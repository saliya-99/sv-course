==> flow/design.v <==
module UART_TX #(parameter CLOCKS_PER_PULSE=4, W_OUT = 16,BITS_PER_WORD = 8)(
                input logic clk,rstn,s_valid,
                input logic [W_OUT/BITS_PER_WORD-1:0][BITS_PER_WORD-1:0] s_data,
                output logic tx, s_ready);
                localparam NUM_OF_WORDS = W_OUT/BITS_PER_WORD;
                logic [W_OUT/BITS_PER_WORD-1:0][BITS_PER_WORD + 5-1:0] temp_data_packets;
                logic [NUM_OF_WORDS*(BITS_PER_WORD+5)     -1:0] m_packets;
                genvar i;
                for ( i=0; i<NUM_OF_WORDS ; i= i+ 1)begin
                     assign temp_data_packets[i] = { 1'b1,1'b1,1'b1,1'b1, s_data[i], 1'b0};
                end
                assign tx = m_packets[0];
                logic [$clog2(NUM_OF_WORDS*(BITS_PER_WORD + 5))-1:0] c_pulses;
                logic [$clog2(CLOCKS_PER_PULSE)     -1:0] c_clocks;
                enum {IDLE, SEND} state;
                always_ff @(posedge clk or negedge rstn) begin
                    if (!rstn) begin
                      state     <= IDLE;
                      m_packets <= '1;
                      {c_pulses, c_clocks} <= 0;
                    end else
                      case (state)
                        IDLE :  if (s_valid) begin                  
                                  state      <= SEND;
                                  m_packets  <= temp_data_packets;
                                end
                        SEND :  if (c_clocks == CLOCKS_PER_PULSE-1) begin
                                  c_clocks <= 0;
                                  if (c_pulses == NUM_OF_WORDS*(BITS_PER_WORD + 5)-1) begin
                                    c_pulses  <= 0;
                                    m_packets <= '1;
                                    state     <= IDLE;
                                  end else begin
                                    c_pulses <= c_pulses + 1;
                                    m_packets <= (m_packets >> 1);
                                  end
                                end else c_clocks <= c_clocks + 1;
                      endcase
                  end
                  assign s_ready = (state == IDLE);
endmodule
## Reports on UART_TX

What the tools print for UART_TX, step after step.
Lines are those of the file above, counted from 1.
Cell names lack the library's common part.
A cell with - has no value.

| set-up | value |
|---|---|
| top | UART_TX |
| clock | clk |
| standard-cell library | sky130hd |
| library corner | tt_025C_1v80 |

## Word level

Source: Yosys, flattened and elaborated, memories not mapped. Widths are those after wreduce. Registers that Yosys merges into a memory's read port (data or address) are not register bits. Print and check cells do not count. Equal cells are merged and count once.

| cells by class | value |
|---|---|
| add/sub/neg operators | 2 |
| equality and inequality tests | 6 |
| muxes and demuxes | 10 |
| reductions and logical operators | 5 |

Operator list:

| operator | number |
|---|---|
| two-way mux 32 bit | 3 |
| two-way mux 26 bit | 3 |
| parallel mux 32 bit (select 2 bit) | 1 |
| parallel mux 26 bit (select 2 bit) | 1 |
| == test 32 x 1 -> 1 bit (second input constant) | 1 |
| zero test 32 bit | 1 |
| inequality test 2 bit (second input constant) | 3 |
| adder 5 x 1 -> 5 bit (second input constant) | 1 |
| == test 5 bit (second input constant) | 1 |
| two-way mux 5 bit | 1 |
| AND reduction 4 bit | 1 |
| AND reduction 3 bit | 1 |
| adder 2 x 1 -> 2 bit (second input constant) | 1 |
| == test 2 bit (second input constant) | 1 |
| AND reduction 2 bit | 1 |
| nonzero test 2 bit | 1 |
| two-way mux 2 bit | 1 |

| bit counts | value |
|---|---|
| flip-flop bits (word level) | 65 |
| input bits | 19 |
| output and inout port bits | 2 |
| cells after elaboration | 27 |

## Depth

Depth = most cells in a row (Yosys ltp): at word level without a register or memory, in the mapped netlist without a sequential cell, where the memories' decode and read muxes count.

| depth | value |
|---|---|
| depth in word-level cells | 4 |
| ABC_AREA | 1 |
| mapped depth | 9 |
| gate-level depth less buffers | 8 |

## Mapped cells and area

The flow's flattened synthesis, as Yosys stat reports it; memories are mapped. The netlist is that of the ABC_AREA named above (0 if unset); the other value can give another one.
The area totals of this step are shown rounded.

| synthesis totals | value |
|---|---|
| cell count | 249 |
| synthesis area | 1880 um^2 |
| area of sequential cells | 910 um^2 |
| mapped flip-flops | 35 |
| buffer cells | 11 |

Cell types:

| cell type | number | area in all (um^2) |
|---|---|---|
| dfstp_2 | 27 | 709.43 |
| nand2_1 | 89 | 334.07 |
| dfrtp_1 | 8 | 200.192 |
| nor2_1 | 36 | 135.13 |
| inv_1 | 30 | 112.608 |
| nand3_1 | 20 | 100.096 |
| buf_6 | 4 | 45.043 |
| nand3b_1 | 6 | 45.043 |
| ha_1 | 3 | 37.536 |
| a21oi_1 | 6 | 30.029 |
| buf_2 | 5 | 25.024 |
| o21ai_0 | 4 | 20.019 |
| nand3_4 | 1 | 17.517 |
| nand2_2 | 2 | 12.512 |
| nand2_4 | 1 | 11.261 |
| nor2_4 | 1 | 11.261 |
| buf_4 | 1 | 7.507 |
| inv_2 | 2 | 7.507 |

Not listed: further types 3, cells in them 3.

## Path before layout

Path of least setup slack by OpenSTA after synthesis, without wires, with an ideal clock, recovery checks aside; 20% of the period is set as input and as output delay. Where synthesis merged equal registers, the netlist keeps one of their names.

| timing after synthesis | value |
|---|---|
| kind | reg-to-reg |
| from | register c_pulses[1] |
| to | register c_pulses[1] |
| period | 2370 ps |
| setup time | 125 ps |
| launch time at the first pin | 0 ps |
| data arrival time | 1075 ps |
| data required time | 2245 ps |
| path slack | 1171 ps |
| path delay | 1200 ps |
| stages on the path | 9 |
| buffers on the path | 1 |
| period reached after synthesis | 1199 ps |

"path delay" is the arrival time less input delay plus setup time.
"stages on the path": output pins that drive a net of the path, with the launching flip-flop's if there is one; two outputs of one cell count as two.
"period reached after synthesis" = period - worst setup slack (recovery checks aside). The figure is calculated, with input and output delays left at 20% of the set period.
Between the ends stands the longest chain of elaborated cells between them, by number of cells; it is not shown to be the way that was timed. Of several equally long chains one is given.
Each line given opens the expression or statement behind the cell; cells for indexed reads and writes are added by Yosys, which also makes memories of some case tables.

| on the way, after synthesis | value |
|---|---|
| cell sequence | dfrtp_1 -> inv_1 -> ha_1 -> nand2_1 -> inv_1 -> nand2_4 -> buf_6 -> nand2_1 -> o22ai_1 |
| length of the longest elaborated chain | 2 |
| elaborated cells on any way between the ends | 3 |
| RTL lines with such cells | 2 |
| those cells by class | add/sub (1); eq/ne (1); mux (1) |

RTL lines, path after synthesis:

| what | RTL line | RTL |
|---|---|---|
| from (decl) | 13 | `logic [$clog2(NUM_OF_WORDS*(BITS_PER_WORD + 5))-1:0] c_pulses;` |
| from (assign) | 30 | `c_pulses  <= 0;` |
| from (assign) | 34 | `c_pulses <= c_pulses + 1;` |
| adder 5 x 1 -> 5 bit | 34 |  |
| two-way mux 5 bit | 29 | `if (c_pulses == NUM_OF_WORDS*(BITS_PER_WORD + 5)-1) begin` |
| to (assign) | 30 |  |
| to (assign) | 34 |  |
| to (decl) | 13 |  |

## Path in the finished layout

From the final timing report of entry A: the path of least setup slack in the routed layout; clock arrival at registers is part of the times.
The path's times are printed in steps of 10 ps; the period is the one set.

| timing post-layout | value |
|---|---|
| kind | reg-to-reg |
| from | register state |
| to | register m_packets[18] |
| period | 1030 ps |
| setup time | 50 ps |
| launch time at the first pin | 290 ps |
| data arrival time | 1730 ps |
| data required time | 1270 ps |
| path slack | -460 ps |
| stages on the path | 8 |
| buffers on the path | 1 |

Where an end lacks its bit number, it is one bit of the signal, or one of the new flip-flops if synthesis recoded a state register.
A register here has more assigning lines than the two given.

| on the way, post-layout | value |
|---|---|
| cell sequence | dfstp_2 -> inv_2 -> nand2_2 -> nand3_4 -> buf_12 -> nor2_1 -> nand2_1 -> nand2_1 |

RTL lines, path post-layout:

| what | RTL line | RTL |
|---|---|---|
| from (decl) | 15 | `enum {IDLE, SEND} state;` |
| from (assign) | 18 | `state     <= IDLE;` |
| from (assign) | 24 | `state      <= SEND;` |
| to (assign) | 25 | `m_packets  <= temp_data_packets;` |
| to (assign) | 35 | `m_packets <= (m_packets >> 1);` |
| to (decl) | 7 | `logic [NUM_OF_WORDS*(BITS_PER_WORD+5)     -1:0] m_packets;` |

Chain of elaborated cells between the ends: none given.

Top module UART_TX; platform sky130hd; tools Yosys and OpenROAD; 2 stored runs in no particular order. Input and output delays are each 20% of the period that was set; the output load is 0.01 pF.
"achieved period" means the clock period less the worst setup slack. The figure is calculated, with input and output delays left at 20% of the set period.
By "worst setup path time" is meant the share of the clock period that the worst setup path is allowed (20% is reserved at inputs, 20% at outputs), minus its slack. Clock arrival times at its registers enter into it.
"power consumption": no workload was simulated; the value follows from the tool's default switching activity.
"worst setup path time" is known to 10 ps.
The results are shown rounded.

## Entry A

==> flow/run.sh <==
#!/bin/bash
# the make line also repeats the synthesis and layout settings of config.mk as NAME=value (left out here)
make -C /OpenROAD-flow-scripts/flow DESIGN_CONFIG=/design/flow/config.mk WORK_HOME=/design/flow/orfs CLKGATE_MAP_FILE= finish
==> flow/config.mk <==
export PLATFORM = sky130hd
export DESIGN_NAME = UART_TX
export DESIGN_NICKNAME = UART_TX
export VERILOG_FILES = /design/flow/design.v
export SDC_FILE = /design/flow/constraint.sdc
export NUM_CORES = 4
export LEC_CHECK = 0
export ABC_AREA = 1
export CAP_MARGIN = 20
export CELL_PAD_IN_SITES_DETAIL_PLACEMENT = 1
export CORE_MARGIN = 2
export CORE_UTILIZATION = 44
export PLACE_DENSITY_LB_ADDON = 0.04
export SLEW_MARGIN = 20
==> flow/constraint.sdc <==
create_clock -name core_clock -period 1.03 [get_ports {clk}]
set_input_delay 0.2060 -clock core_clock [delete_from_list [all_inputs] [get_ports {clk}]]
set_output_delay 0.2060 -clock core_clock [all_outputs]
set_load 0.01 [all_outputs]

| result of entry A | value |
|---|---|
| utilization in the final report | 66.8 % |
| overall die area | 4810 um^2 |
| achieved period | 1495 ps |
| power consumption | 0.0025 W |
| standard-cell area after layout | 2710 um^2 |
| summed negative setup slack | -9230 ps |
| worst slack on setup checks | -465 ps |
| worst setup path time | 1490 ps |
| worst setup path kind | reg-to-reg |
| post-synthesis cell area | 1880 um^2 |

## Entry B

==> flow/run.sh <==
#!/bin/bash
# the make line also repeats the synthesis and layout settings of config.mk as NAME=value (left out here)
make -C /OpenROAD-flow-scripts/flow DESIGN_CONFIG=/design/flow/config.mk WORK_HOME=/design/flow/orfs CLKGATE_MAP_FILE= finish
==> flow/config.mk <==
export PLATFORM = sky130hd
export DESIGN_NAME = UART_TX
export DESIGN_NICKNAME = UART_TX
export VERILOG_FILES = /design/flow/design.v
export SDC_FILE = /design/flow/constraint.sdc
export NUM_CORES = 4
export LEC_CHECK = 0
export CAP_MARGIN = 5
export CORE_MARGIN = 2
export CORE_UTILIZATION = 55
export GPL_TIMING_DRIVEN = 0
export PLACE_DENSITY = 0.46
export SETUP_SLACK_MARGIN = -0.06
export SLEW_MARGIN = 10
export TNS_END_PERCENT = 45
==> flow/constraint.sdc <==
create_clock -name core_clock -period 1.8 [get_ports {clk}]
set_input_delay 0.3600 -clock core_clock [delete_from_list [all_inputs] [get_ports {clk}]]
set_output_delay 0.3600 -clock core_clock [all_outputs]
set_load 0.01 [all_outputs]

| result of entry B | value |
|---|---|
| utilization in the final report | 68.7 % |
| overall die area | 3690 um^2 |
| achieved period | 1783 ps |
| power consumption | 0.00311 W |
| standard-cell area after layout | 2100 um^2 |
| summed negative setup slack | 0 ps |
| worst slack on setup checks | 17 ps |
| worst setup path time | 1420 ps |
| worst setup path kind | reg-to-output |
| post-synthesis cell area | 1770 um^2 |
