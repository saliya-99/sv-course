==> flow/design.v <==
module UART_RX #(parameter clocks_per_pulse = 4,
                           bits_per_word = 8,
                           w_out = 16)
                (input logic rx,clk,rstn,
                output logic m_valid,
                output logic [w_out-1:0] m_data);
                localparam NUM_WORDS = w_out/bits_per_word;
                enum {IDLE, START, DATA, END} state;
                logic [$clog2(clocks_per_pulse) -1:0] c_clocks;
                logic [$clog2(bits_per_word) -1:0] c_bits ;
                logic [$clog2(NUM_WORDS) -1:0] c_words ;
                always_ff @(posedge clk or negedge rstn) begin
                    if (!rstn) begin
                        {c_bits,c_clocks,c_words,m_valid,m_data} = '0;
                        state <= IDLE;
                        end
                    else begin
                        m_valid <= 0;
                        case (state)
                        IDLE:begin
                            if(rx==0)begin
                                state <= START;
                            end
                        end
                        START:begin
                            if (c_clocks == clocks_per_pulse/2-1)begin
                                state <= DATA;
                                c_clocks <= 0;
                                end
                            else begin
                                c_clocks <= c_clocks + 1;
                            end
                        end
                        DATA:begin
                            if (c_clocks == clocks_per_pulse-1)begin
                                c_clocks <= 0;
                                m_data <= {rx, m_data[w_out -1:1]};
                                if (c_bits == bits_per_word-1)begin
                                    c_bits <= 0;
                                    state <= END;
                                    if (c_words == NUM_WORDS-1)begin
                                        c_words <= 0;
                                        m_valid <= 1;
                                    end else c_words <= c_words+ 1;
                                end else c_bits <= c_bits + 1;
                            end else c_clocks <= c_clocks+1;
                            end
                        END: if(c_clocks == clocks_per_pulse-1)begin
                            state <= IDLE;
                            c_clocks <= 0;
                        end
                        else begin 
                            c_clocks <= c_clocks + 1;
                        end
                        endcase
                    end
                end
        endmodule
# Reports on UART_RX
# What the tools print for UART_RX, step after step.
# Lines are those of the file above, counted from 1.
# Library cell names are shortened.
# Not given: n/a
# setup
top	UART_RX
clock_port	clk
library	sky130hd
lib_corner	tt_025C_1v80

# Word-level counts
# Counts by Yosys on the flattened word-level netlist (proc, flatten, opt, wreduce; memories kept). Register bits leave out memories and registers merged into their read ports (data or address). Print and check cells are left out. Cells with the same type and inputs are merged into one.
# word_totals
ff_bits	55
input_bits	3
out_inout_bits	17
wordCells	42
# classes
add_sub_neg	3
equal	11
mux	15
reduce_and_logical	7
# op_table
cell	count
32-bit two-way mux	5
32-bit parallel mux with 4-bit select	1
32-bit by 2-bit == test with 1-bit output (second input constant)	2
32-bit by 1-bit == test with 1-bit output (second input constant)	1
32-bit logical NOT	1
2-bit inequality test (second input constant)	5
6-bit AND reduction	1
1-bit two-way mux	5
4-bit nonzero test	1
2-bit parallel mux with 2-bit select	1
2-bit two-way mux	2
3-bit by 1-bit adder with 3-bit output (second input constant)	1
3-bit == test (second input constant)	1
3-bit AND reduction	1
3-bit nonzero test	1
3-bit two-way mux	1
2-bit by 1-bit adder with 2-bit output (second input constant)	1
2-bit by 1-bit == test with 1-bit output (second input constant)	1
2-bit == test (second input constant)	1
2-bit AND reduction	1
2-bit OR reduction	1
1-bit adder (second input constant)	1

# Logic depth
# Yosys ltp: most cells in a row. Word level: on the elaborated netlist, between registers, memories and ports. Mapped: between sequential cells and ports; inverters and the memories' decode and read muxes count.
# logic_depth
word_depth	4
abc_area	0
depth_mapped	5
ltp_nobuf	5

# Mapped cells and area
# Yosys stat after the flow's synthesis: flattened, memories mapped to cells. It holds for the ABC_AREA given above (unset counts as 0); a run with the other value may have another netlist.
# Totals and module areas in this step are rounded.
# types
cell_type	count	type_area_um2
dfrtp_1	26	650.624
mux2_4	16	240.23
ha_1	5	62.56
dfstp_2	1	26.275
buf_6	2	22.522
mux2_2	2	22.522
mux2i_1	2	20.019
o21ai_0	4	20.019
inv_1	5	18.768
a22o_1	2	17.517
nand2b_1	2	12.512
xnor2_1	1	8.758
a21o_1	1	7.507
nand2_1	2	7.507
nand3b_1	1	7.507
nor2_1	2	7.507
nand2_2	1	6.256
nand3_1	1	5.005
nor3_1	1	5.005
# mapped
mapped_cells	77
mapped_area_um2	1200
seqArea_um2	680
ff_cells	27
n_buf	2

# Path before layout
# OpenSTA on the mapped netlist: ideal clock, no wires. The path of least setup slack (recovery checks aside). Input and output delay are each 20% of the period. Register names are those of the netlist, which keeps one name where synthesis merged equal registers.
# synth_path
path_kind	reg2reg
from	reg c_clocks[0]
to	reg c_bits[2]
clock_period_ps	1580
setup_ps	125
launch_ps	0
arrival_ps	1228
required_ps	1455
slack_ps	227
delay_ps	1353
driving_pins	5
path_buffers	1
period_less_setup_slack_ps	1353
# "delay_ps" is the arrival time less input delay plus setup time.
# "driving_pins": output pins that drive a net of the path, with the launching flip-flop's if there is one; two outputs of one cell count as two.
# "period_less_setup_slack_ps" is the clock period less the worst setup slack; recovery checks do not enter. This is arithmetic on one report: input and output delays are still those of the set period (20% each).
# The rows between start and end are the longest chain of elaborated cells between them; the timing report does not say that the signal goes this way. Where chains are equally long, one stands for them.
# Each line given opens the expression or statement behind the cell; cells for indexed reads and writes are added by Yosys, which also makes memories of some case tables.
# At most two assigning lines are given for a register; there are more.
# synth_between
path_cell_list	dfrtp_1 ha_1 nand2_2 buf_6 mux2_4
elab_chain_len	2
cone_cells	2
classes_between	eq/ne (1); reduce/logical (1)
# synth_rtl
item	line	rtl
from (decl)	9	logic [$clog2(clocks_per_pulse) -1:0] c_clocks;
from (assign)	31	c_clocks <= c_clocks + 1;
from (assign)	46	end else c_clocks <= c_clocks+1;
2-bit == test	35	if (c_clocks == clocks_per_pulse-1)begin
2-bit AND reduction	n/a
to (assign)	39	c_bits <= 0;
to (assign)	45	end else c_bits <= c_bits + 1;
to (decl)	10	logic [$clog2(bits_per_word) -1:0] c_bits ;

# Worst path after layout
# Path of least setup slack in the final report of record 1 (OpenROAD, finished layout, wires in). Where an end is a register, its clock arrival counts in the times.
# The report prints the path's times to 10 ps; the period is as set.
# layout_path
path_kind	reg2out
from	reg m_data[8]
to	out m_data[8]
clock_period_ps	2520
out_delay_ps	500
launch_ps	330
arrival_ps	1300
required_ps	2020
slack_ps	720
driving_pins	2
path_buffers	1
# layout_between
path_cell_list	dfrtp_1 clkdlybuf4s50_1
elab_chain_len	0
cone_cells	0
cone_lines	0
# layout_rtl
item	line	rtl
from (decl)	6	output logic [w_out-1:0] m_data);
from (assign)	37	m_data <= {rx, m_data[w_out -1:1]};
to (decl)	6

# Measured data: module UART_RX, platform sky130hd, 2 stored runs of the flow under differing settings, order arbitrary. Input and output delays are each 20% of the period that was set; the output load is 0.01 pF.
# "timing.achieved_period_ps": clock period set for the run, less the worst setup slack. It is reckoned from that one timing run; input and output delays stay at 20% of the period that was set.
# "timing.worst_path_ps" is the time allowed to the run's worst setup path (the clock period less input and output delay, where it has them) less its slack. Clock arrival times count: a late capture clock shortens it, a late launch clock lengthens it.
# "fin_power_w" is the tool's figure for a default switching activity; nothing was simulated.
# "timing.worst_path_ps" is known to 10 ps.
# The results are shown rounded.
# A setting shown as n/a is not set for that run.
run name	period_ns	CORE_UTILIZATION	PLACE_DENSITY_LB_ADDON	CORE_ASPECT_RATIO	GPL_TIMING_DRIVEN	CTS_CLUSTER_SIZE	CAP_MARGIN	CORE_MARGIN	SLEW_MARGIN	SETUP_SLACK_MARGIN	timing.achieved_period_ps	final_util_pct	design.die.area_um2	final_setup_ws_ps	timing.setup.tns_ps	finish.stdcell_area_um2	fin_power_w	synth_chip_area_um2	timing.worst_path_ps	critical_path_kind
record 1	2.52	50	0.03	0.88	1	67	20	2	20	n/a	1801	63	2700	720	0	1400	0.0015	1200	1300	reg2out
record 2	1.63	40	n/a	n/a	n/a	n/a	20	2	20	0.44	1355	65	3400	280	0	1800	0.003	1200	1350	reg2reg
